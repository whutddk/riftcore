==> flow/design.v <==
`timescale 1 ns / 1 ps
module gen_dffr # (
	parameter DW = 32,
	parameter rstValue = {DW{1'b0}}
)
(
	input [DW-1:0] dnxt,
	output [DW-1:0] qout,
	input CLK,
	input RSTn
);
reg [DW-1:0] qout_r;
always @(posedge CLK or negedge RSTn) begin
	if ( ~RSTn )
		qout_r <= #1 rstValue;
	else                  
		qout_r <= #1 dnxt;
end
assign qout = qout_r;
endmodule
`timescale 1 ns / 1 ps
module gen_dffren # (
	parameter DW = 32,
	parameter rstValue = {DW{1'b0}}
)
(
	input [DW-1:0] dnxt,
	output [DW-1:0] qout,
	input en,
	input CLK,
	input RSTn
);
wire [DW-1:0] dffren_dnxt;
wire [DW-1:0] dffren_qout;
gen_dffr # ( .DW(DW), .rstValue(rstValue) ) dffren
(
	.dnxt(dffren_dnxt),
	.qout(dffren_qout),
	.CLK(CLK),
	.RSTn(RSTn)
);
assign dffren_dnxt = en ? dnxt : dffren_qout;
assign qout = dffren_qout;
endmodule
`timescale 1 ns / 1 ps
module wt_block #
(
	parameter DW = 64 + 8 + 32,
	parameter DP = 8,
	parameter TAG_W = 32
)
(
	input [31:0] chkAddr,
	output isHazard_r,
	input push,
	input [DW-1:0] data_i,
	input pop,
	output [DW-1:0] data_o,
	input commit,
	output isOpin_O,
	output isOpin_W,
	output empty,
	output full,
	input flush,
	input CLK,
	input RSTn
);
wire [DP-1:0] isAddrHit_r;
wire [DP-1:0] Op_O;
wire [DP-1:0] Op_W;
generate
	for ( genvar dp = 0; dp < DP; dp = dp + 1 ) begin
		wire [31:0] wtb_addr_qout = wtb_info_qout[ DW*dp +: 32];
		assign Op_O[dp] = ~wtb_addr_qout[31] & ~wtb_addr_qout[30];
		assign Op_W[dp] = wtb_addr_qout[31];
		assign isAddrHit_r[dp] = 
			  (Op_W[dp] & ( chkAddr[31 -: TAG_W] == wtb_addr_qout[31 -: TAG_W] ) & valid_qout[dp])
			| (Op_O[dp] & ( chkAddr == wtb_addr_qout ) & valid_qout[dp]);
	end
endgenerate
assign isHazard_r = | isAddrHit_r;
assign isOpin_O = | Op_O;
assign isOpin_W = | Op_W;
assign data_o = wtb_info_qout[DW*rdp_qout[AW-1:0]+:DW];
wire [DW*DP-1:0] wtb_info_dnxt;
wire [DW*DP-1:0] wtb_info_qout;
wire [DP-1:0] wtb_info_en;
wire [DP-1:0] valid_dnxt;
wire [DP-1:0] valid_qout;
wire [DP-1:0] valid_en;
wire [DP-1:0] commit_dnxt;
wire [DP-1:0] commit_qout;
localparam AW = $clog2(DP);
assign wtb_info_en = {DP{push}} & ((1 << wrp_qout[AW-1:0]));
assign valid_en =
		  ({DP{pop }} & (1 << rdp_qout[AW-1:0]))
		| ({DP{push}} & (1 << wrp_qout[AW-1:0]))
		| flush;
assign commit_dnxt =
			(
				commit_qout
				& ~({DP{pop }} & (1 << rdp_qout[AW-1:0]))
			)
				| ({DP{commit}} & (1 << ccp_qout[AW-1:0]));
generate
	for ( genvar dp = 0; dp < DP; dp = dp + 1 ) begin
		assign wtb_info_dnxt[DW*dp+:DW] = data_i;
	assign valid_dnxt[dp] = flush ? commit_dnxt[dp] : (push & wrp_qout[AW-1:0] == dp );
		gen_dffren # (.DW(DW)) wtb_info_dffren 
		(
			.dnxt(wtb_info_dnxt[DW*dp +: DW]),
			.qout(wtb_info_qout[DW*dp +: DW]),
			.en(wtb_info_en[dp]),
			.CLK(CLK),
			.RSTn(RSTn)
		);
		gen_dffr # (.DW(1)) commit_dffr
		(
			.dnxt(commit_dnxt[dp]),
			.qout(commit_qout[dp]),
			.CLK(CLK),
			.RSTn(RSTn)
		);
		gen_dffren # (.DW(1)) valid_dffren
		(
			.dnxt(valid_dnxt[dp]),
			.qout(valid_qout[dp]),
			.en(valid_en[dp]),
			.CLK(CLK),
			.RSTn(RSTn)
		);
	end
endgenerate
wire [AW+1-1:0] rdp_dnxt;
wire [AW+1-1:0] rdp_qout;
wire [AW+1-1:0] wrp_dnxt;
wire [AW+1-1:0] wrp_qout;
wire [AW+1-1:0] ccp_dnxt;
wire [AW+1-1:0] ccp_qout;
gen_dffr #( .DW(AW+1) ) rdp_dffr ( .dnxt(rdp_dnxt), .qout(rdp_qout), .CLK(CLK), .RSTn(RSTn));
gen_dffr #( .DW(AW+1) ) wrp_dffr ( .dnxt(wrp_dnxt), .qout(wrp_qout), .CLK(CLK), .RSTn(RSTn));
gen_dffr #( .DW(AW+1) ) ccp_dffr ( .dnxt(ccp_dnxt), .qout(ccp_qout), .CLK(CLK), .RSTn(RSTn));
assign rdp_dnxt = pop  ? rdp_qout + 'd1 : rdp_qout;
assign wrp_dnxt = flush ? ccp_qout : (push ? wrp_qout + 'd1 : wrp_qout);
assign ccp_dnxt = commit ? ccp_qout + 'd1 : ccp_qout;
assign full = (wrp_qout[AW-1:0] == rdp_qout[AW-1:0]) & (wrp_qout[AW] != rdp_qout[AW]);
assign empty = ccp_qout == rdp_qout;
always @( negedge CLK ) begin
	if (0) begin
		$display("Assert Fail at wtb_block");
		$stop;
	end
end
endmodule
### Reports on wt_block

What the tools print for wt_block, step after step.
Line numbers count from 1 in the design file above.
Cell names lack the library's common part.
The mark -- stands for no value.

| inputs | value |
|---|---|
| top | wt_block |
| clock input | CLK |
| library | sky130hd |
| timing corner | tt_025C_1v80 |

### Word-level counts

Counts by Yosys on the flattened word-level netlist (proc, flatten, opt, wreduce; memories kept). Register bits leave out memories and registers merged into their read ports (data or address). Print and check cells are left out. Cells with the same type and inputs are merged into one.

| word-level totals | value |
|---|---|
| register bits | 860 |
| input bits | 142 |
| latch bits | 0 |
| bits in writable memories | 0 |
| bits in read-only memories | 0 |
| memories | 0 |
| output and inout port bits | 109 |
| clocked read ports x word width | 0 |

| operators by class | value |
|---|---|
| multiplexer cells | 10 |
| add/sub/neg operators | 3 |
| magnitude comparators | 0 |
| multipliers | 1 |
| div/mod/pow operators | 0 |
| bitwise gates (word level) | 81 |
| shift operators | 4 |
| reduce/logical cells | 5 |
| eq/ne operators | 18 |

Operators with widths:

| operator | count |
|---|---|
| variable part select 832 x 11 -> 104 bit | 1 |
| equality test 32 bit | 8 |
| AND 1 bit | 49 |
| AND 8 bit | 4 |
| left shift 1 x 3 -> 8 bit (first input constant) | 3 |
| OR reduction 8 bit | 3 |
| multiplier 4 x 3 -> 7 bit (first input constant) | 1 |
| NOT 1 bit | 16 |
| OR 8 bit | 2 |
| equality test 3 bit (second input constant) | 4 |
| adder 4 x 1 -> 4 bit (second input constant) | 3 |
| OR 1 bit | 8 |
| OR 8 x 1 -> 8 bit | 1 |
| NOT 8 bit | 1 |
| two-way mux 4 bit | 2 |
| two-way mux 1 bit | 8 |
| equality test 3 x 2 -> 1 bit (second input constant) | 2 |
| equality test 4 bit | 1 |
| equality test 3 x 1 -> 1 bit (second input constant) | 1 |
| equality test 3 bit | 1 |
| zero test 3 bit | 1 |
| nonzero test 2 bit | 1 |
| inequality test 1 bit | 1 |

### Longest topological paths

Depth = most cells in a row (Yosys ltp): at word level without a register or memory, in the mapped netlist without a sequential cell, where the memories' decode and read muxes count.

| logic depth | value |
|---|---|
| depth after elaboration | 6 |
| ABC_AREA | 0 |
| mapped depth | 10 |
| depth with buffers taken out | 6 |

### Netlist

Source: synth_stat.txt of the flow (Yosys; design flattened, memories mapped). It holds for the ABC_AREA given above (unset counts as 0); a run with the other value may have another netlist.
Totals and module areas in this step are rounded.

Cell types:

| cell type | count |
|---|---|
| dfrtp_1 | 860 |
| mux2_2 | 630 |
| mux4_2 | 208 |
| mux2_1 | 202 |
| nand2_1 | 331 |
| xnor2_1 | 131 |
| xor2_1 | 131 |
| buf_2 | 106 |
| buf_6 | 38 |
| nor4_1 | 39 |
| nand4_1 | 38 |
| ha_1 | 18 |
| buf_4 | 27 |
| o21ai_0 | 17 |
| nand3_1 | 14 |
| clkbuf_1 | 17 |
| a21oi_1 | 12 |
| nor3_1 | 10 |

Not listed: further types 23, cells in them 69.

| mapped netlist | value |
|---|---|
| mapped area | 41770 um2 |
| sequential area | 21520 um2 |
| mapped flip-flops | 860 |
| standard cells after synthesis | 2898 |

The figures by module come from a second, unflattened synthesis with its own total; it is not the netlist above.

| unflattened totals | value |
|---|---|
| cells (unflattened synthesis) | 2918 |
| area (unflattened synthesis) | 44040 um2 |

Rows give one instance, submodules left out.

By module:

| module | cells | times used | area (um2) | sequential area (um2) |
|---|---|---|---|---|
| gen_dffr | 104 | 8 | 2602 | 2602 |
| gen_dffren (DW=104) | 116 | 8 | 1510 | 0.0 |
| wt_block | 1122 | 1 | 10320 | 0.0 |
| gen_dffr (DW=4) | 4 | 3 | 100.1 | 100.1 |
| gen_dffr (DW=1) | 1 | 8 | 25.0 | 25.0 |
| gen_dffr (DW=1, rstValue=0) | 1 | 8 | 25.0 | 25.0 |
| gen_dffren (DW=1) | 1 | 8 | 15.0 | 0.0 |

### Path before layout

Path of least setup slack by OpenSTA after synthesis, without wires, with an ideal clock, recovery checks aside; 20% of the period is set as input and as output delay. Where synthesis merged equal registers, the netlist keeps one of their names.

| path post-synthesis | value |
|---|---|
| kind | input port to output port |
| start point | in chkAddr[21] |
| end point | out isHazard_r |
| launch time at the first pin | 0.530 ns |
| path delay | 1.115 ns |
| data arrival time | 1.645 ns |
| slack | 0.475 ns |
| period | 2.65 ns |
| external output delay | 0.530 ns |
| stages | 7 |
| required time | 2.120 ns |
| synthesis period reached | 2.175 ns |

"path delay" is the arrival time less input delay plus setup time.
A path that ends at an output port has no setup time.
"stages" counts driving pins, that of a launching flip-flop among them; a cell with two outputs on the path counts twice.
"synthesis period reached" = period - worst setup slack (recovery checks aside). The figure is calculated, with input and output delays left at 20% of the set period.
The rows between start and end are the longest chain of elaborated cells between them; the timing report does not say that the signal goes this way. Where chains are equally long, one stands for them.
A line is the first line of the expression or statement that the cell stems from. Yosys adds cells for indexed reads and writes and turns some case tables into memories.

| on the way, post-synthesis | value |
|---|---|
| cells stage by stage | buf_2 xor2_1 nor4_1 nand3_1 nor4_2 nor4_1 nand4_1 |
| cells in the longest elaborated chain | 5 |
| elaborated cells between the ends (all ways) | 49 |
| those cells by class | eq/ne: 8; logic: 40; reduce/logical: 1 |

Ends and longest elaborated chain, post-synthesis:

| element | line | RTL |
|---|---|---|
| start, declared | 53 | `input [31:0] chkAddr,` |
| equality test 32 bit | 77 | `(Op_W[dp] & ( chkAddr[31 -: TAG_W] == wtb_addr_qout[31 -: TAG_W] ) & valid_qout[dp])` |
| AND 1 bit (2 in a row) | 77 |  |
| OR 1 bit | 77 |  |
| OR reduction 8 bit | 81 | `assign isHazard_r = \| isAddrHit_r;` |
| end, declared | 54 | `output isHazard_r,` |

### Timing after layout

From the final timing report of run A: the path of least setup slack in the routed layout; clock arrival at registers is part of the times.

| path after layout | value |
|---|---|
| kind | input port to output port |
| start point | in chkAddr[13] |
| end point | out isHazard_r |
| slack | -0.94 ns |
| data arrival time | 2.81 ns |
| required time | 1.86 ns |
| launch time at the first pin | 0.47 ns |
| stages | 9 |
| period | 2.33 ns |
| external output delay | 0.47 ns |

The rows between start and end are the longest chain of elaborated cells between them; the timing report does not say that the signal goes this way. Where chains are equally long, one stands for them.

| on the way, after layout | value |
|---|---|
| cells stage by stage | clkdlybuf4s50_1 buf_4 xnor2_2 nand4_1 nor4_2 and4b_1 a31oi_1 nand4_1 buf_2 |
| cells in the longest elaborated chain | 5 |
| elaborated cells between the ends (all ways) | 49 |
| those cells by class | eq/ne: 8; logic: 40; reduce/logical: 1 |

Ends and longest elaborated chain, after layout:

| element | line | RTL |
|---|---|---|
| start, declared | 53 | `input [31:0] chkAddr,` |
| equality test 32 bit | 77 | `(Op_W[dp] & ( chkAddr[31 -: TAG_W] == wtb_addr_qout[31 -: TAG_W] ) & valid_qout[dp])` |
| AND 1 bit (2 in a row) | 77 |  |
| OR 1 bit | 77 |  |
| OR reduction 8 bit | 81 | `assign isHazard_r = \| isAddrHit_r;` |
| end, declared | 54 | `output isHazard_r,` |

Subject: flow runs of wt_block

Hi,

Settings and measured results of 2 stored flow runs for module wt_block (sky130hd), not sorted in any way. The constraints put input and output delay at 20% of the set period each and load the outputs with 0.01 pF.
"achieved clock period" means the clock period less the worst setup slack. The figure is calculated, with input and output delays left at 20% of the set period.
"worst path time" is the time allowed to the run's worst setup path (the clock period less input and output delay, where it has them) less its slack. Clock arrival times count: a late capture clock shortens it, a late launch clock lengthens it.
"total power of the final layout": no workload was simulated; the value follows from the tool's default switching activity.
Results are given in rounded form.
Settings: - = not set for that run.

| name | run A | run B |
|---|---|---|
| period_ns | 2.33 | 2.42 |
| SETUP_SLACK_MARGIN | 0.5 | -0.13 |
| CAP_MARGIN | 20 | 20 |
| CORE_MARGIN | 2 | 2 |
| CORE_UTILIZATION | 40 | 48 |
| SLEW_MARGIN | 20 | 20 |
| PLACE_DENSITY_LB_ADDON | - | 0.16 |
| CORE_ASPECT_RATIO | - | 0.82 |
| CELL_PAD_IN_SITES_GLOBAL_PLACEMENT | - | 0 |
| CELL_PAD_IN_SITES_DETAIL_PLACEMENT | - | 1 |
| TNS_END_PERCENT | - | 5 |
| GPL_TIMING_DRIVEN | - | 1 |
| GPL_ROUTABILITY_DRIVEN | - | 1 |
| CTS_CLUSTER_DIAMETER | - | 213 |
| final design utilization (%) | 54.2 | 61.8 |
| achieved clock period (ns) | 3.274 | 3.252 |
| worst path time (ns) | 2.34 | 2.28 |
| type of the worst setup path | input port to output port | input port to output port |
| standard-cell area after routing (um2) | 56080 | 53020 |
| setup TNS (ns) | -69.29 | -55.07 |
| total power of the final layout (mW) | 88.92 | 81.47 |
| die area (um2) | 107000 | 89400 |
| setup slack of the worst path (ns) | -0.944 | -0.832 |
| netlist area reported by Yosys (um2) | 41770 | 41770 |

Regards
