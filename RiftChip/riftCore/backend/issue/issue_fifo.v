==> flow/design.v <==
`timescale 1 ns / 1 ps
module gen_dffr # (
	parameter DW = 32,
	parameter rstValue = {DW{1'b0}}
)
(
	input [DW-1:0] dnxt,
	output [DW-1:0] qout,
	input CLK,
	input RSTn
);
reg [DW-1:0] qout_r;
always @(posedge CLK or negedge RSTn) begin
	if ( ~RSTn )
		qout_r <= #1 rstValue;
	else                  
		qout_r <= #1 dnxt;
end
assign qout = qout_r;
endmodule
`timescale 1 ns / 1 ps
module gen_fifo # (
	parameter DW = 64,
	parameter AW = 3
) (
	input fifo_pop, 
	input fifo_push,
	input [DW-1:0] data_push,
	output fifo_empty, 
	output fifo_full, 
	output [DW-1:0] data_pop,
	output [AW+1-1:0] read_addr,
	output [AW+1-1:0] write_addr,
	output [(DW*(2**AW))-1:0] expose_o,
	output [((2**AW)-1):0] valid,
	input flush,
	input CLK,
	input RSTn
);
	localparam DP = 2**AW;
	wire [AW+1-1:0] read_addr_dnxt, read_addr_qout;
	wire [AW+1-1:0] write_addr_dnxt, write_addr_qout;
	wire [DP*DW-1:0] fifo_data_dnxt,fifo_data_qout;
	wire [DP-1:0] valid_set, valid_rst, valid_qout, valid_en;
	gen_dffr # (.DW(AW+1)) read_addr_dffr (.dnxt(read_addr_dnxt), .qout(read_addr_qout), .CLK(CLK), .RSTn(RSTn));
	gen_dffr # (.DW(AW+1)) write_addr_dffr (.dnxt(write_addr_dnxt), .qout(write_addr_qout), .CLK(CLK), .RSTn(RSTn));
	assign fifo_empty = (read_addr_qout == write_addr_qout);
	assign fifo_full = (read_addr_qout[AW-1:0] == write_addr_qout[AW-1:0]) & (read_addr_qout[AW] != write_addr_qout[AW]);
	assign read_addr = read_addr_qout;
	assign write_addr = write_addr_qout;
generate
	for ( genvar i = 0; i < DP; i = i + 1 ) begin
		assign fifo_data_dnxt[DW*i+:DW] = (fifo_push & ~fifo_full & (write_addr_qout[AW-1:0] == i) ) ? data_push : fifo_data_qout[DW*i+:DW];
		gen_dffr # (.DW(DW)) fifo_data_dffr (.dnxt(fifo_data_dnxt[DW*i+:DW]), .qout(fifo_data_qout[DW*i+:DW]), .CLK(CLK), .RSTn(RSTn));
	end
endgenerate
	assign data_pop = fifo_data_qout[DW*read_addr_qout[AW-1:0]+:DW];
	assign read_addr_dnxt = flush ? ({(AW+1){1'b0}}) : (( fifo_pop & ~fifo_empty ) ? read_addr_qout + 'd1 : read_addr_qout);
	assign write_addr_dnxt = flush ? ({(AW+1){1'b0}}) : (( fifo_push & ~fifo_full ) ? write_addr_qout + 'd1 :  write_addr_qout);
	assign expose_o = fifo_data_qout;
	generate
		for ( genvar dp = 0; dp < DP; dp = dp + 1 ) begin
			assign valid_set[dp] = (fifo_push & ~fifo_full) & ( dp == write_addr_qout[AW-1:0 ] );
			assign valid_rst[dp] = ((fifo_pop & ~fifo_empty) & ( dp == read_addr_qout[AW-1:0 ] )) | flush;
			gen_rsffr #(.DW(1)) valid_rsffr (.set_in(valid_set[dp]), .rst_in(valid_rst[dp]), .qout(valid_qout[dp]), .CLK(CLK), .RSTn(RSTn));
		end
	endgenerate
endmodule 
`timescale 1 ns / 1 ps
module gen_rsffr # (
	parameter DW = 1,
	parameter rstValue = {DW{1'b0}}
)
(
	input [DW-1:0] set_in,
	input [DW-1:0] rst_in,
	output [DW-1:0] qout,
	input CLK,
	input RSTn
);
reg [DW-1:0] qout_r;
generate
	for ( genvar i = 0; i < DW; i = i + 1 ) begin
		always @(posedge CLK or negedge RSTn) begin
			if ( ~RSTn ) begin
				qout_r[i] <= #1 rstValue[i];
			end 
			else begin
				qout_r[i] <= #1 qout_r[i];
				if ( set_in[i] ) begin
					qout_r[i] <= #1 1'b1;
				end
				if ( rst_in[i] ) begin
					qout_r[i] <= #1 1'b0;	
				end
			end
		end
	end
endgenerate
assign qout = qout_r;
endmodule
`timescale 1 ns / 1 ps
module issue_fifo #(
	parameter DW = 100,
	parameter DP = 8
)
(
	input [ DW - 1 : 0] issue_info_push,
	output [ DW - 1 : 0] issue_info_pop,
	input issue_push,
	input issue_pop,
	output fifo_full,
	output fifo_empty,
	input flush,
	input CLK,
	input RSTn
);
gen_fifo # ( .DW(DW), .AW($clog2(DP)))
i_fifo(
	.fifo_pop(issue_pop), 
	.fifo_push(issue_push),
	.data_push(issue_info_push),
	.fifo_empty(fifo_empty), 
	.fifo_full(fifo_full), 
	.data_pop(issue_info_pop),
	.flush(flush),
	.CLK(CLK),
	.RSTn(RSTn)
);
endmodule
Reports on issue_fifo
What the tools print for issue_fifo, step after step.
Lines are those of the file above, counted from 1.
Operators carry their Yosys type and port widths (W data, S select, Z words).
Library cell names are shortened.
{"block": "inputs", "top": "issue_fifo", "clock": "CLK", "library": "sky130hd", "lib_corner": "tt_025C_1v80"}

Word level
Yosys after proc, flatten, opt, wreduce and memory -nomap, before mapping. Memory bits, and registers merged into a memory's read port (data or address), are not among the register bits. Print and check cells are not counted. Equal cells are merged and count once.
{"block": "bits", "ff_bits": 808, "inputBits": 105, "out_inout_bits": 102, "word_cells": 44}
{"block": "classes", "add_sub_neg": 2, "mul": 1, "n_eq": 10, "shifts": 1, "n_mux": 4, "n_logic": 13, "reduce_and_logical": 3}
{"block": "op_table", "operator": "$shiftx A800 B32 Y100", "n": 1}
{"block": "op_table", "operator": "$mul A5 B3 Y8 const A", "n": 1}
{"block": "op_table", "operator": "$mux W4", "n": 4}
{"block": "op_table", "operator": "$eq A3 B3 Y1 const B", "n": 4}
{"block": "op_table", "operator": "$and A1 B1 Y1", "n": 11}
{"block": "op_table", "operator": "$add A4 B1 Y4 const B", "n": 2}
{"block": "op_table", "operator": "$eq A3 B2 Y1 const B", "n": 2}
{"block": "op_table", "operator": "$reduce_bool A2 Y1", "n": 2}
{"block": "op_table", "operator": "$eq A4 B4 Y1", "n": 1}
{"block": "op_table", "operator": "$eq A3 B1 Y1 const B", "n": 1}
{"block": "op_table", "operator": "$eq A3 B3 Y1", "n": 1}
{"block": "op_table", "operator": "$logic_not A3 Y1", "n": 1}
{"block": "op_table", "operator": "$not A1 Y1", "n": 2}
{"block": "op_table", "operator": "$ne A1 B1 Y1", "n": 1}

Logic depth
Longest topological path by Yosys (ltp), each cell counted once; first at word level (registers and memories cut), then after technology mapping (sequential cells cut; the memories' decode and read muxes count).
{"block": "depth", "depth_word": 6, "abc_area": 0, "ltp_mapped": 7, "ltp_nobuf": 5}

Mapped cells and area
The flow's flattened synthesis, as Yosys stat reports it; memories are mapped. The netlist is that of the ABC_AREA named above (0 if unset); the other value can give another one.
{"block": "mapped", "cell_count": 2108, "yosys_area_um2": 35960.7, "seqArea_um2": 20219.4, "ffs": 808, "buffers": 144}
{"block": "by_type", "cell": "dfrtp_1", "n": 808, "type_area_um2": 2.02E+04}
{"block": "by_type", "cell": "mux2_2", "n": 500, "type_area_um2": 5630.4}
{"block": "by_type", "cell": "mux2_1", "n": 400, "type_area_um2": 4504.32}
{"block": "by_type", "cell": "mux4_2", "n": 200, "type_area_um2": 4504.32}
{"block": "by_type", "cell": "buf_2", "n": 92, "type_area_um2": 460.442}
{"block": "by_type", "cell": "clkbuf_1", "n": 32, "type_area_um2": 120.115}
{"block": "by_type", "cell": "ha_1", "n": 7, "type_area_um2": 87.584}
{"block": "by_type", "cell": "buf_4", "n": 11, "type_area_um2": 82.579}
{"block": "by_type", "cell": "xor2_1", "n": 5, "type_area_um2": 43.792}
{"block": "by_type", "cell": "buf_1", "n": 9, "type_area_um2": 33.782}
{"block": "by_type", "cell": "o41ai_4", "n": 1, "type_area_um2": 27.526}
{"block": "by_type", "cell": "inv_1", "n": 6, "type_area_um2": 22.522}
{"block": "by_type", "cell": "nor2_4", "n": 2, "type_area_um2": 22.522}
{"block": "by_type", "cell": "nor3b_1", "n": 3, "type_area_um2": 22.522}
{"block": "by_type", "cell": "a21oi_1", "n": 4, "type_area_um2": 20.019}
{"block": "by_type", "cell": "mux2i_1", "n": 2, "type_area_um2": 20.019}
{"block": "by_type", "cell": "nor2_1", "n": 5, "type_area_um2": 18.768}
{"block": "by_type", "cell": "or3_1", "n": 3, "type_area_um2": 18.768}
Not listed: further types 8, cells in them 18.
The figures by module come from a second, unflattened synthesis with its own total; it is not the netlist above.
{"block": "unflattened", "hier_cells": 2146, "hier_area_um2": 36344.9}
Rows give one instance, submodules left out.
{"block": "by_module", "module": "gen_dffr #(DW=100)", "n_inst": 8, "cells": 100, "mod_area_um2": 2502.4, "seq_area_um2": 2502.4}
{"block": "by_module", "module": "gen_fifo", "n_inst": 1, "cells": 1338, "mod_area_um2": 16125.5, "seq_area_um2": 0.0}
{"block": "by_module", "module": "gen_dffr #(DW=4)", "n_inst": 2, "cells": 4, "mod_area_um2": 100.1, "seq_area_um2": 100.1}
{"block": "by_module", "module": "issue_fifo", "n_inst": 1, "cells": 0, "mod_area_um2": 0.0, "seq_area_um2": 0.0}

Timing after synthesis
Path of least setup slack by OpenSTA after synthesis, without wires, with an ideal clock, recovery checks aside; 20% of the period is set as input and as output delay. Where synthesis merged equal registers, the netlist keeps one of their names.
{"block": "synth_path", "kind": "register to output", "startpoint": "register i_fifo.read_addr_dffr.qout_r[0]", "endpoint": "output port issue_info_pop[2]", "clock_period_ns": 2.57, "out_delay_ns": 0.514, "t_first_pin_ns": 0.000, "arrival_ns": 2.068, "t_required_ns": 2.056, "path_slack_ns": -0.012, "path_delay_ns": 2.068, "stages": 6, "n_path_buf": 3, "period_less_setup_slack_ns": 2.582}
"path_delay_ns" is the arrival time less input delay plus setup time.
A path that ends at an output port has no setup time.
"stages": output pins that drive a net of the path, with the launching flip-flop's if there is one; two outputs of one cell count as two.
"period_less_setup_slack_ns" is the clock period less the worst setup slack; recovery checks do not enter. This is arithmetic on one report: input and output delays are still those of the set period (20% each).
The rows between start and end are the longest chain of elaborated cells between them; the timing report does not say that the signal goes this way. Where chains are equally long, one stands for them.
Each line given opens the expression or statement behind the cell; cells for indexed reads and writes are added by Yosys, which also makes memories of some case tables.
{"block": "synth_between", "cell_sequence": "dfrtp_1 clkbuf_1 buf_2 buf_1 mux4_2 mux2_2", "elab_chain_cells": 2, "cells_between": 2, "cone_lines": 1, "cone_classes": "mul (1); shift (1)"}
{"block": "synth_rtl", "item": "start: declaration", "line": 12, "text": "reg [DW-1:0] qout_r;"}
{"block": "synth_rtl", "item": "start: assignment", "line": 15, "text": "qout_r <= #1 rstValue;"}
{"block": "synth_rtl", "item": "start: assignment", "line": 17, "text": "qout_r <= #1 dnxt;"}
{"block": "synth_rtl", "item": "$mul A5 B3 Y8", "line": 57, "text": "assign data_pop = fifo_data_qout[DW*read_addr_qout[AW-1:0]+:DW];"}
{"block": "synth_rtl", "item": "$shiftx A800 B32 Y100", "line": 57}
{"block": "synth_rtl", "item": "end: declaration", "line": 109, "text": "output [ DW - 1 : 0] issue_info_pop,"}

Path in the finished layout
From the final timing report of stored run 1: the path of least setup slack in the routed layout; clock arrival at registers is part of the times.
{"block": "layout_path", "kind": "register to output", "startpoint": "register i_fifo.read_addr_dffr.qout_r[0]", "endpoint": "output port issue_info_pop[93]", "clock_period_ns": 2.75, "out_delay_ns": 0.55, "t_first_pin_ns": 0.72, "arrival_ns": 2.89, "t_required_ns": 2.20, "path_slack_ns": -0.69, "stages": 6, "n_path_buf": 3}
The rows between start and end are the longest chain of elaborated cells between them; the timing report does not say that the signal goes this way. Where chains are equally long, one stands for them.
{"block": "layout_between", "cell_sequence": "dfrtp_4 buf_16 buf_8 mux4_2 mux2_2 clkdlybuf4s50_1", "elab_chain_cells": 2, "cells_between": 2, "cone_lines": 1, "cone_classes": "mul (1); shift (1)"}
{"block": "layout_rtl", "item": "start: declaration", "line": 12, "text": "reg [DW-1:0] qout_r;"}
{"block": "layout_rtl", "item": "start: assignment", "line": 15, "text": "qout_r <= #1 rstValue;"}
{"block": "layout_rtl", "item": "start: assignment", "line": 17, "text": "qout_r <= #1 dnxt;"}
{"block": "layout_rtl", "item": "$mul A5 B3 Y8", "line": 57, "text": "assign data_pop = fifo_data_qout[DW*read_addr_qout[AW-1:0]+:DW];"}
{"block": "layout_rtl", "item": "$shiftx A800 B32 Y100", "line": 57}
{"block": "layout_rtl", "item": "end: declaration", "line": 109, "text": "output [ DW - 1 : 0] issue_info_pop,"}

Hand-over note for issue_fifo

Below are 2 stored runs of the flow (Yosys, OpenROAD; platform sky130hd) on issue_fifo, each with its settings and what was measured, unordered. Constraints: input delay and output delay 20% of the set period each, output load 0.01 pF.
"achievedPeriod_ns" = clock period - worst setup slack. The figure is calculated, with input and output delays left at 20% of the set period.
"worst_path_time_ns" = time allowed to the worst setup path (clock period - input delay - output delay, where it has them) - its slack; a late launch clock adds to it, a late capture clock takes from it.
"power_mw": no workload was simulated; the value follows from the tool's default switching activity.

Stored run 1
==> flow/run.sh <==
#!/bin/bash
# the make line also repeats the synthesis and layout settings of config.mk as NAME=value (left out here)
make -C /OpenROAD-flow-scripts/flow DESIGN_CONFIG=/design/flow/config.mk WORK_HOME=/design/flow/orfs CLKGATE_MAP_FILE= finish
==> flow/config.mk <==
export PLATFORM = sky130hd
export DESIGN_NAME = issue_fifo
export DESIGN_NICKNAME = issue_fifo
export VERILOG_FILES = /design/flow/design.v
export SDC_FILE = /design/flow/constraint.sdc
export NUM_CORES = 4
export LEC_CHECK = 0
export CAP_MARGIN = 20
export CORE_MARGIN = 2
export CORE_UTILIZATION = 21
export SLEW_MARGIN = 20
==> flow/constraint.sdc <==
create_clock -name core_clock -period 2.75 [get_ports {CLK}]
set_input_delay 0.5500 -clock core_clock [delete_from_list [all_inputs] [get_ports {CLK}]]
set_output_delay 0.5500 -clock core_clock [all_outputs]
set_load 0.01 [all_outputs]

==> results of stored run 1, as JSON <==
{
  "synth_area_um2": 35960.7,
  "ws_setup_ns": -0.690,
  "final_util_pct": 27.6,
  "final_cell_area_um2": 46828.7,
  "power_mw": 38.001,
  "worst_path_time_ns": 2.89,
  "critical_path_type": "register to output",
  "achievedPeriod_ns": 3.440,
  "setupTns_ns": -50.233,
  "die_um2": 174569.0
}

Stored run 2
==> flow/run.sh <==
#!/bin/bash
# the make line also repeats the synthesis and layout settings of config.mk as NAME=value (left out here)
make -C /OpenROAD-flow-scripts/flow DESIGN_CONFIG=/design/flow/config.mk WORK_HOME=/design/flow/orfs CLKGATE_MAP_FILE= finish
==> flow/config.mk <==
export PLATFORM = sky130hd
export DESIGN_NAME = issue_fifo
export DESIGN_NICKNAME = issue_fifo
export VERILOG_FILES = /design/flow/design.v
export SDC_FILE = /design/flow/constraint.sdc
export NUM_CORES = 4
export LEC_CHECK = 0
export CAP_MARGIN = 40
export CELL_PAD_IN_SITES_DETAIL_PLACEMENT = 0
export CORE_ASPECT_RATIO = 0.68
export CORE_MARGIN = 2
export CORE_UTILIZATION = 31
export CTS_CLUSTER_DIAMETER = 340
export PLACE_DENSITY_LB_ADDON = 0.25
export SETUP_SLACK_MARGIN = -0.16
export SLEW_MARGIN = 20
export TNS_END_PERCENT = 75
==> flow/constraint.sdc <==
create_clock -name core_clock -period 2.03 [get_ports {CLK}]
set_input_delay 0.4060 -clock core_clock [delete_from_list [all_inputs] [get_ports {CLK}]]
set_output_delay 0.4060 -clock core_clock [all_outputs]
set_load 0.01 [all_outputs]

==> results of stored run 2, as JSON <==
{
  "power_mw": 52.761,
  "achievedPeriod_ns": 3.063,
  "synth_area_um2": 35960.7,
  "ws_setup_ns": -1.033,
  "setupTns_ns": -671.588,
  "final_util_pct": 42.3,
  "die_um2": 118794.0,
  "worst_path_time_ns": 2.66,
  "critical_path_type": "register to output",
  "final_cell_area_um2": 48470.2
}

End of note.
