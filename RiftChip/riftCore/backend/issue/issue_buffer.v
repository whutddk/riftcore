==> flow/design.v <==
`timescale 1 ns / 1 ps
module gen_dffr # (
	parameter DW = 32,
	parameter rstValue = {DW{1'b0}}
)
(
	input [DW-1:0] dnxt,
	output [DW-1:0] qout,
	input CLK,
	input RSTn
);
reg [DW-1:0] qout_r;
always @(posedge CLK or negedge RSTn) begin
	if ( ~RSTn )
		qout_r <= #1 rstValue;
	else                  
		qout_r <= #1 dnxt;
end
assign qout = qout_r;
endmodule
`timescale 1 ns / 1 ps
module lzp #(
	parameter CW = 2,
	parameter DW = 2**CW
) (
	input [DW-1:0] in_i,
	output [CW-1:0] pos_o,
	output all1,
	output all0
);
assign all0 = &(~in_i);
assign all1 = &in_i;
wire [127:0] invert_in = ~ (in_i | ( {{(128-DW){1'b1}} , {DW{1'b0}}} ) );
wire sel_lever0;
wire index_lever0;
wire [1:0] sel_lever1;
wire [1:0] index_lever1;
wire [3:0] sel_lever2;
wire [3:0] index_lever2;
wire [7:0] sel_lever3;
wire [7:0] index_lever3;
wire [15:0] sel_lever4;
wire [15:0] index_lever4;
wire [31:0] sel_lever5;
wire [31:0] index_lever5;
wire [63:0] sel_lever6;
wire [63:0] index_lever6;
wire [6:0] pos;
generate
	for ( genvar i = 0; i < 64; i = i + 1 ) begin
		assign index_lever6[i] = invert_in[i*2] | invert_in[i*2+1];
		assign sel_lever6[i] = ~invert_in[i*2];
	end
	for ( genvar i = 0; i < 32; i = i + 1 ) begin
		assign index_lever5[i] = index_lever6[i*2] | index_lever6[i*2+1];
		assign sel_lever5[i] = ~index_lever6[i*2];
	end
	for ( genvar i = 0; i < 16; i = i + 1 ) begin
		assign index_lever4[i] = index_lever5[i*2] | index_lever5[i*2+1];
		assign sel_lever4[i] = ~index_lever5[i*2];
	end	
	for ( genvar i = 0; i < 8; i = i + 1 ) begin
		assign index_lever3[i] = index_lever4[i*2] | index_lever4[i*2+1];
		assign sel_lever3[i] = ~index_lever4[i*2];
	end	
	for ( genvar i = 0; i < 4; i = i + 1 ) begin
		assign index_lever2[i] = index_lever3[i*2] | index_lever3[i*2+1];
		assign sel_lever2[i] = ~index_lever3[i*2];
	end	
	for ( genvar i = 0; i < 2; i = i + 1 ) begin
		assign index_lever1[i] = index_lever2[i*2] | index_lever2[i*2+1];
		assign sel_lever1[i] = ~index_lever2[i*2];
	end	
	assign index_lever0 = index_lever1[0] | index_lever1[1];
	assign sel_lever0 = ~index_lever1[0];
endgenerate
	assign pos[6] = sel_lever0;
	assign pos[5] = sel_lever1[pos[6]];
	assign pos[4] = sel_lever2[pos[6:5]];
	assign pos[3] = sel_lever3[pos[6:4]];
	assign pos[2] = sel_lever4[pos[6:3]];
	assign pos[1] = sel_lever5[pos[6:2]];
	assign pos[0] = sel_lever6[pos[6:1]];
	assign pos_o = pos[CW-1:0];
endmodule
`timescale 1 ns / 1 ps
module issue_buffer #
(
	parameter DW = 100,
	parameter DP = 8
)
(
	input [ DW - 1 : 0] dispat_info,
	input buffer_push,
	output buffer_full,
	input buffer_pop,
	input [$clog2(DP)-1:0] pop_index,
	output [ DW*DP - 1 : 0] issue_info_qout,
	output [DP - 1 : 0] buffer_malloc_qout,
	input flush,
	input CLK,
	input RSTn
);
	wire [ DW*DP - 1 : 0] issue_info_dnxt;
	wire [$clog2(DP)-1:0] issue_push_index_pre;
	wire [$clog2(DP)-1:0] issue_push_index = (buffer_pop & buffer_push) ? pop_index : issue_push_index_pre;
	wire [DP-1:0] buffer_valid_dnxt;
	wire [DP-1:0] buffer_valid_qout;
	assign buffer_malloc_qout = buffer_valid_qout;
	generate
		for ( genvar dp = 0; dp < DP; dp = dp + 1 ) begin
			assign issue_info_dnxt[DW*dp +: DW] = buffer_push & ( dp == issue_push_index )
												? dispat_info
												: issue_info_qout[DW*dp +: DW];
			gen_dffr #(.DW(DW)) issue_info ( .dnxt(issue_info_dnxt[DW*dp +: DW]), .qout(issue_info_qout[DW*dp +: DW]), .CLK(CLK), .RSTn(RSTn) );
		end
	endgenerate
	gen_dffr #(.DW(DP)) buffer_valid ( .dnxt(buffer_valid_dnxt), .qout(buffer_valid_qout), .CLK(CLK), .RSTn(RSTn) );
	assign buffer_valid_dnxt = flush ? {DP{1'b0}} : (( 
														{DP{(buffer_pop & buffer_push) | (~buffer_pop & ~buffer_push)}}
														& buffer_valid_qout
													)
													| 
													( 
														{DP{(buffer_push & ~buffer_pop) }}
														& (buffer_valid_qout | (1'b1 << issue_push_index_pre))
													) 
													| 
													( 
														{DP{(~buffer_push & buffer_pop)}}
														& (buffer_valid_qout & ~(1'b1 << pop_index))
													));
	lzp #(
		.CW($clog2(DP))
	) empty_buffer(
		.in_i(buffer_valid_qout),
		.pos_o(issue_push_index_pre),
		.all0(),
		.all1(buffer_full)
	);
endmodule
# Tool chain data of issue_buffer
# Tool output for the design above, in the order of the flow.
# Lines are those of the file above, counted from 1.
# Cell names lack the library's common part.
# Not given: n/a
[design] top_module="issue_buffer" clk_port="CLK" library="sky130hd" pvt_corner="tt_025C_1v80"

# Word level
# Source: Yosys, flattened and elaborated, memories not mapped. Widths are those after wreduce; folded enables and synchronous resets count as part of the registers. Registers that Yosys merges into a memory's read port (data or address) are not register bits. Print and check cells do not count. Equal cells are merged and count once.
[bits] register_bits=808 output_inout_bits=809 wordCells=299
[classes] eq_ne=7 n_shift=8 n_mux=2 logic=271 n_reduce_logical=2
[op_table] op="NOT 1 bit" n=129
[op_table] op="NOT 127 bit" n=1
[op_table] op="bitwise OR 1 bit" n=121
[op_table] op="indexed select 64 x 6 -> 1 bit" n=1
[op_table] op="indexed select 32 x 5 -> 1 bit" n=1
[op_table] op="bitwise AND 8 bit" n=4
[op_table] op="bitwise OR 8 bit" n=3
[op_table] op="left shift 1 x 3 -> 8 bit with constant A" n=2
[op_table] op="indexed select 16 x 4 -> 1 bit" n=1
[op_table] op="bitwise AND 1 bit" n=12
[op_table] op="equality test 3 bit with constant A" n=4
[op_table] op="indexed select 8 x 3 -> 1 bit" n=1
[op_table] op="NOT 8 bit" n=1
[op_table] op="AND reduction 8 bit" n=1
[op_table] op="2-to-1 mux 8 bit" n=1
[op_table] op="equality test 2 x 3 -> 1 bit with constant A" n=2
[op_table] op="indexed select 4 x 2 -> 1 bit" n=1
[op_table] op="equality test 1 x 3 -> 1 bit with constant A" n=1
[op_table] op="zero test 3 bit" n=1
[op_table] op="2-to-1 mux 3 bit" n=1
[op_table] op="indexed select 2 x 1 -> 1 bit" n=1

# Logic depth
# Longest topological path by Yosys (ltp), each cell counted once; first at word level (registers and memories cut), then after technology mapping (sequential cells cut; the memories' decode and read muxes count).
[logic_depth] depth_word=20 ABC_AREA=0 depth_mapped=9 depth_no_buf=7

# After synthesis
# Source: synth_stat.txt of the flow (Yosys; design flattened, memories mapped). It holds for the ABC_AREA given above (unset counts as 0); a run with the other value may have another netlist.
[synth_totals] stdcells=1768 area_um2=32418.6 seq_area_um2=20219.4 ff_cells=808 n_buf=83
[types] type="dfrtp_1" n=808
[types] type="mux2_4" n=400
[types] type="mux2_2" n=388
[types] type="buf_12" n=30
[types] type="buf_6" n=38
[types] type="mux2_1" n=12
[types] type="buf_4" n=12
[types] type="nor2_8" n=4
[types] type="o21ai_0" n=11
[types] type="nor2_4" n=4
[types] type="a211oi_1" n=5
[types] type="ha_1" n=3
[types] type="nor2_1" n=10
[types] type="clkbuf_8" n=2
[types] type="nand2_1" n=7
[types] type="a22oi_4" n=1
[types] type="a21oi_1" n=4
[types] type="inv_1" n=5
# Not listed: further types 18, cells in them 24.
# The figures by module come from a second, unflattened synthesis with its own total; it is not the netlist above.
[unflattened] hier_cells=1781 area_unflattened_um2=32272.2
# Each row is one instance without its submodules.
[modules] module="gen_dffr #(DW=100)" instances=8 n_cells=100 area_um2=2502.4 seq_area_um2=2502.4
[modules] module="issue_buffer" instances=1 n_cells=958 area_um2=11979.0 seq_area_um2=0.0
[modules] module="gen_dffr #(DW=8)" instances=1 n_cells=8 area_um2=200.2 seq_area_um2=200.2
[modules] module="lzp #(CW=3)" instances=1 n_cells=15 area_um2=73.8 seq_area_um2=0.0

# Path before layout
# Path of least setup slack by OpenSTA after synthesis, without wires, with an ideal clock, recovery checks aside; 20% of the period is set as input and as output delay. Where synthesis merged equal registers, the netlist keeps one of their names.
[synth_path] kind="input-to-reg" start="in buffer_push" end="reg genblk1[4].issue_info.qout_r[0]" clock_period_ps=2800 in_delay_ps=560 setup_time_ps=125 launch_ps=560 arrival_ps=2352 required_ps=2675 path_slack_ps=323 delay_ps=1917 path_stages=9 n_path_buf=3 synth_period_reached_ps=2477
# "delay_ps" is the arrival time less input delay plus setup time.
# "path_stages": output pins that drive a net of the path, with the launching flip-flop's if there is one; two outputs of one cell count as two.
# "synth_period_reached_ps" is the clock period less the worst setup slack; recovery checks do not enter. This is arithmetic on one report: input and output delays are still those of the set period (20% each).
# Between the ends stands the longest chain of elaborated cells between them, by number of cells; it is not shown to be the way that was timed. Of several equally long chains one is given.
# A line is the first line of the expression or statement that the cell stems from. Yosys adds cells for indexed reads and writes and turns some case tables into memories.
[synth_via] path_cell_list="ha_1 buf_4 clkinv_1 nand4_1 a22o_1 buf_4 nor2_4 clkbuf_8 mux2_2" elab_chain_len=4 cone_cells=4 cone_classes="eq/ne: 1; mux: 1; logic: 2"
[synth_rtl] item="from (decl)" line_no=94 rtl="input buffer_push,"
[synth_rtl] item="bitwise AND 1 bit" line_no=106 rtl="wire [$clog2(DP)-1:0] issue_push_index = (buffer_pop & buffer_push) ? pop_index : issue_push_index_pre;"
[synth_rtl] item="2-to-1 mux 3 bit" line_no=106
[synth_rtl] item="equality test 3 bit" line_no=112 rtl="assign issue_info_dnxt[DW*dp +: DW] = buffer_push & ( dp == issue_push_index )"
[synth_rtl] item="bitwise AND 1 bit" line_no=112
[synth_rtl] item="to (assign)" line_no=15 rtl="qout_r <= #1 rstValue;"
[synth_rtl] item="to (assign)" line_no=17 rtl="qout_r <= #1 dnxt;"
[synth_rtl] item="to (decl)" line_no=12 rtl="reg [DW-1:0] qout_r;"

# Timing after layout
# Path of least setup slack in the final report of flow run A (OpenROAD, finished layout, wires in). Where an end is a register, its clock arrival counts in the times.
# The path's times are printed in steps of 10 ps; the period is the one set.
[layout_path] kind="reg-to-reg" start="reg buffer_valid.qout_r[2]" end="reg genblk1[6].issue_info.qout_r[75]" clock_period_ps=1490 setup_time_ps=80 launch_ps=640 arrival_ps=2730 required_ps=2030 path_slack_ps=-710 path_stages=8 n_path_buf=2
# Between the ends stands the longest chain of elaborated cells between them, by number of cells; it is not shown to be the way that was timed. Of several equally long chains one is given.
[layout_via] path_cell_list="dfrtp_1 nand4_1 o31ai_1 nand2_1 nor2_4 buf_12 clkbuf_16 mux2_2" elab_chain_len=17 cone_cells=22 cone_lines=21 cone_classes="eq/ne: 1; shift: 6; mux: 1; logic: 14"
[layout_rtl] item="from (decl)" line_no=12 rtl="reg [DW-1:0] qout_r;"
[layout_rtl] item="from (assign)" line_no=15 rtl="qout_r <= #1 rstValue;"
[layout_rtl] item="from (assign)" line_no=17 rtl="qout_r <= #1 dnxt;"
[layout_rtl] item="NOT 127 bit" line_no=33 rtl="wire [127:0] invert_in = ~ (in_i | ( {{(128-DW){1'b1}} , {DW{1'b0}}} ) );"
[layout_rtl] item="bitwise OR 1 bit" line_no=51 rtl="assign index_lever6[i] = invert_in[i*2] | invert_in[i*2+1];"
[layout_rtl] item="bitwise OR 1 bit" line_no=55 rtl="assign index_lever5[i] = index_lever6[i*2] | index_lever6[i*2+1];"
[layout_rtl] item="bitwise OR 1 bit" line_no=59 rtl="assign index_lever4[i] = index_lever5[i*2] | index_lever5[i*2+1];"
[layout_rtl] item="bitwise OR 1 bit" line_no=63 rtl="assign index_lever3[i] = index_lever4[i*2] | index_lever4[i*2+1];"
[layout_rtl] item="bitwise OR 1 bit" line_no=67 rtl="assign index_lever2[i] = index_lever3[i*2] | index_lever3[i*2+1];"
[layout_rtl] item="bitwise OR 1 bit" line_no=71 rtl="assign index_lever1[i] = index_lever2[i*2] | index_lever2[i*2+1];"
[layout_rtl] item="(+3 left out)"
[layout_rtl] item="indexed select 8 x 3 -> 1 bit" line_no=80 rtl="assign pos[3] = sel_lever3[pos[6:4]];"
[layout_rtl] item="indexed select 16 x 4 -> 1 bit" line_no=81 rtl="assign pos[2] = sel_lever4[pos[6:3]];"
[layout_rtl] item="indexed select 32 x 5 -> 1 bit" line_no=82 rtl="assign pos[1] = sel_lever5[pos[6:2]];"
[layout_rtl] item="indexed select 64 x 6 -> 1 bit" line_no=83 rtl="assign pos[0] = sel_lever6[pos[6:1]];"
[layout_rtl] item="2-to-1 mux 3 bit" line_no=106 rtl="wire [$clog2(DP)-1:0] issue_push_index = (buffer_pop & buffer_push) ? pop_index : issue_push_index_pre;"
[layout_rtl] item="equality test 3 bit" line_no=112 rtl="assign issue_info_dnxt[DW*dp +: DW] = buffer_push & ( dp == issue_push_index )"
[layout_rtl] item="bitwise AND 1 bit" line_no=112
[layout_rtl] item="to (assign)" line_no=15
[layout_rtl] item="to (assign)" line_no=17
[layout_rtl] item="to (decl)" line_no=12

# issue_buffer through Yosys and OpenROAD on sky130hd: 2 stored runs, unordered, with their settings and measured results. The constraints put input and output delay at 20% of the set period each and load the outputs with 0.01 pF.
# "achievedPeriod_ps" means the clock period less the worst setup slack. The figure is calculated, with input and output delays left at 20% of the set period.
# "timing.worst_path_ps": the worst setup path's part of the clock period (all of it between registers, 20% less for each end at a port) less its slack. A launch clock that arrives late makes it longer, a capture clock that arrives late makes it shorter.
# "power_mw": no workload was simulated; the value follows from the tool's default switching activity.
# "timing.worst_path_ps" is given in steps of 10 ps.
run="flow run A" settings period_ns=1.49 CORE_UTILIZATION=50 CORE_ASPECT_RATIO=0.83 CELL_PAD_IN_SITES_GLOBAL_PLACEMENT=3 CELL_PAD_IN_SITES_DETAIL_PLACEMENT=0 TNS_END_PERCENT=5 GPL_ROUTABILITY_DRIVEN=0 CTS_CLUSTER_SIZE=51 CTS_CLUSTER_DIAMETER=257 SLEW_MARGIN=40 MIN_ROUTING_LAYER="met1" MAX_ROUTING_LAYER="met5" CAP_MARGIN=20 CORE_MARGIN=2
run="flow run A" results achievedPeriod_ps=2197 timing.worst_path_ps=2200 critical_path_kind="reg-to-reg" final_setup_tns_ps=-825017 power_mw=60.730 util_pct=71.2 timing.setup.ws_ps=-707 synth_area_um2=32418.6 die_um2=66899.2 final_stdcell_area_um2=45882.8
run="flow run B" settings period_ns=1.72 CORE_UTILIZATION=70 SETUP_SLACK_MARGIN=0.31 PLACE_DENSITY_LB_ADDON=0.02 HOLD_SLACK_MARGIN=0.17 CORE_ASPECT_RATIO=1.95 CORE_MARGIN=9 CELL_PAD_IN_SITES_GLOBAL_PLACEMENT=1 GPL_ROUTABILITY_DRIVEN=1 CAP_MARGIN=25 SLEW_MARGIN=10 MIN_ROUTING_LAYER="met2"
run="flow run B" outcome="stopped before the end: placement reported PPL-0024"
